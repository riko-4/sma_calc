==> flow/design.v <==
`timescale 1ns / 1ps
module data_buffer #(
    parameter DATA_WIDTH = 8,
    parameter BUFFER_SIZE = 4
) (
    input clk,
    input rst,
    input [DATA_WIDTH-1:0] data_in,
    input data_valid_in,
    output wire [DATA_WIDTH*BUFFER_SIZE - 1:0] data_out  
);
    reg [DATA_WIDTH-1:0] buffer [0:BUFFER_SIZE - 1];  
    integer i;
    always @(posedge clk or posedge rst) begin
        if (rst) begin
            for (i = 0; i < BUFFER_SIZE; i = i + 1) begin
                buffer[i] <= 0;
            end
        end else if (data_valid_in) begin
            for (i = BUFFER_SIZE - 1; i > 0; i = i - 1) begin
                buffer[i] <= buffer[i-1];
            end
            buffer[0] <= data_in;
        end
    end
    genvar idx;
    generate
        for (idx = 0; idx < BUFFER_SIZE; idx = idx + 1) begin : output_assign
            assign data_out[(DATA_WIDTH*(idx+1)) - 1 -: DATA_WIDTH] = buffer[idx];
        end
    endgenerate
endmodule
# ---- From RTL to reports: data_buffer
# Tool output for the design above, in the order of the flow.
# Line numbers count from 1 in the design file above.
# Operators: Yosys type, input widths -> output width; for muxes data width and select width s.
# Library cell names are shortened.
# The mark -- stands for no value.
dict set report setup {
  design {data_buffer}
  clock {clk}
  lib {sky130hd}
  corner {tt_025C_1v80}
}

# ---- Word level
# Counts by Yosys on the flattened word-level netlist (proc, flatten, opt, wreduce). Print and check cells are left out. Cells with the same type and inputs are merged into one.
dict set report word_totals {
  register_bits 32
  inputBits 11
  out_inout_bits 32
  wordCells 4
}

# ---- Logic depth
# Yosys ltp: most cells in a row. Word level: on the elaborated netlist, between registers, memories and ports. Mapped: between sequential cells and ports; inverters and the memories' decode and read muxes count.
dict set report logic_depth {
  depth_word 0
  ABC_AREA 0
  depth_mapped 3
  ltp_nobuf 1
}

# ---- Netlist
# Source: synth_stat.txt of the flow (Yosys; design flattened, memories mapped). It holds for the ABC_AREA given above (unset counts as 0); a run with the other value may have another netlist.
dict set report synth_totals {
  stdcells 69
  yosys_area_mm2 0.0013488
  seqArea_mm2 0.0008008
  ff_cells 32
  n_buf 4
}
# cell_type count
set by_type {}
lappend by_type {dfrtp_1 32}
lappend by_type {mux2_4 30}
lappend by_type {buf_12 3}
lappend by_type {mux2_2 2}
lappend by_type {buf_6 1}
lappend by_type {inv_1 1}

# ---- Timing after synthesis
# Source: OpenSTA report_checks on the synthesized netlist (no wires, ideal clock, input and output delay 20% of the period each), path of least setup slack; recovery checks are left aside. Register names are those of the netlist, which keeps one name where synthesis merged equal registers.
dict set report synth_path {
  path_type {input-to-reg}
  from {input port data_valid_in}
  to {register buffer[0][0]}
  clock_period_ns 0.777
  setup_ns 0.125
  t_first_pin_ns 0.155
  arrival_ns 0.697
  required_time_ns 0.652
  setup_slack_ns -0.046
  path_delay_ns 0.667
  path_stages 3
  n_path_buf 2
  period_less_setup_slack_ns 0.823
}
# "path_delay_ns" = arrival - input delay + setup time.
# "path_stages" counts driving pins, that of a launching flip-flop among them; a cell with two outputs on the path counts twice.
# "period_less_setup_slack_ns" is the clock period less the worst setup slack; recovery checks do not enter. This is arithmetic on one report: input and output delays are still those of the set period (20% each).
dict set report synth_between {
  path_cell_list {buf_6 > buf_12 > mux2_4}
  elab_chain_cells 0
}
# element line_no
set synth_lines {}
lappend synth_lines {{from (decl)} 9} ;# input data_valid_in,
lappend synth_lines {{to (assign)} 17} ;# buffer[i] <= 0;
lappend synth_lines {{to (assign)} 23} ;# buffer[0] <= data_in;
lappend synth_lines {{to (decl)} 12} ;# reg [DATA_WIDTH-1:0] buffer [0:BUFFER_SIZE - 1];

# ---- Timing after layout
# From the final timing report of record 1: the path of least setup slack in the routed layout; clock arrival at registers is part of the times.
dict set report layout_path {
  path_type {reg-to-output}
  from {register buffer[1][4]}
  to {output port data_out[12]}
  clock_period_ns 1.8
  output_delay_ns 0.36
  t_first_pin_ns 0.31
  arrival_ns 1.24
  required_time_ns 1.44
  setup_slack_ns 0.20
  path_stages 2
  n_path_buf 1
}
dict set report layout_between {
  path_cell_list {dfrtp_1 > clkdlybuf4s50_1}
  elab_chain_cells 0
}
# element line_no
set layout_lines {}
lappend layout_lines {{from (decl)} 12} ;# reg [DATA_WIDTH-1:0] buffer [0:BUFFER_SIZE - 1];
lappend layout_lines {{from (assign)} 17} ;# buffer[i] <= 0;
lappend layout_lines {{from (assign)} 21} ;# buffer[i] <= buffer[i-1];
lappend layout_lines {{to (decl)} 10} ;# output wire [DATA_WIDTH*BUFFER_SIZE - 1:0] data_out

; Module data_buffer, platform sky130hd: 2 stored runs of the flow (Yosys, OpenROAD) with differing settings, in no particular order. Input and output delays are each 20% of the period that was set; the output load is 0.01 pF.
; "achieved_period_ns" = clock period - worst setup slack. The figure is calculated, with input and output delays left at 20% of the set period.
; "final_power_mw" rests on the timing tool's default activity at the inputs, not on a simulated workload.

[record 1: settings]
period_ns = 1.8
CORE_UTILIZATION = 56
SETUP_SLACK_MARGIN = 0.3
PLACE_DENSITY_LB_ADDON = 0.16
CORE_MARGIN = 7
TNS_END_PERCENT = 45
ABC_AREA = 0
GPL_ROUTABILITY_DRIVEN = 1
CAP_MARGIN = 25
SLEW_MARGIN = 20
[record 1: results]
dieArea_mm2 = 0.0039785
yosys.chip_area_mm2 = 0.0013488
cell_area_final_mm2 = 0.0017955
final_power_mw = 1.809
fin_util_frac = 0.804
ws_setup_ns = 0.204
achieved_period_ns = 1.596

[record 2: settings]
period_ns = 0.667
CORE_UTILIZATION = 64
SETUP_SLACK_MARGIN = 0.05
PLACE_DENSITY_LB_ADDON = 0.02
CORE_ASPECT_RATIO = 1.34
CORE_MARGIN = 8
TNS_END_PERCENT = 40
ABC_AREA = 0
CTS_CLUSTER_DIAMETER = 337
CAP_MARGIN = 40
SLEW_MARGIN = 25
MIN_ROUTING_LAYER = met1
MAX_ROUTING_LAYER = met5
[record 2: results]
outcome = unfinished; error DPL-0033 in placement
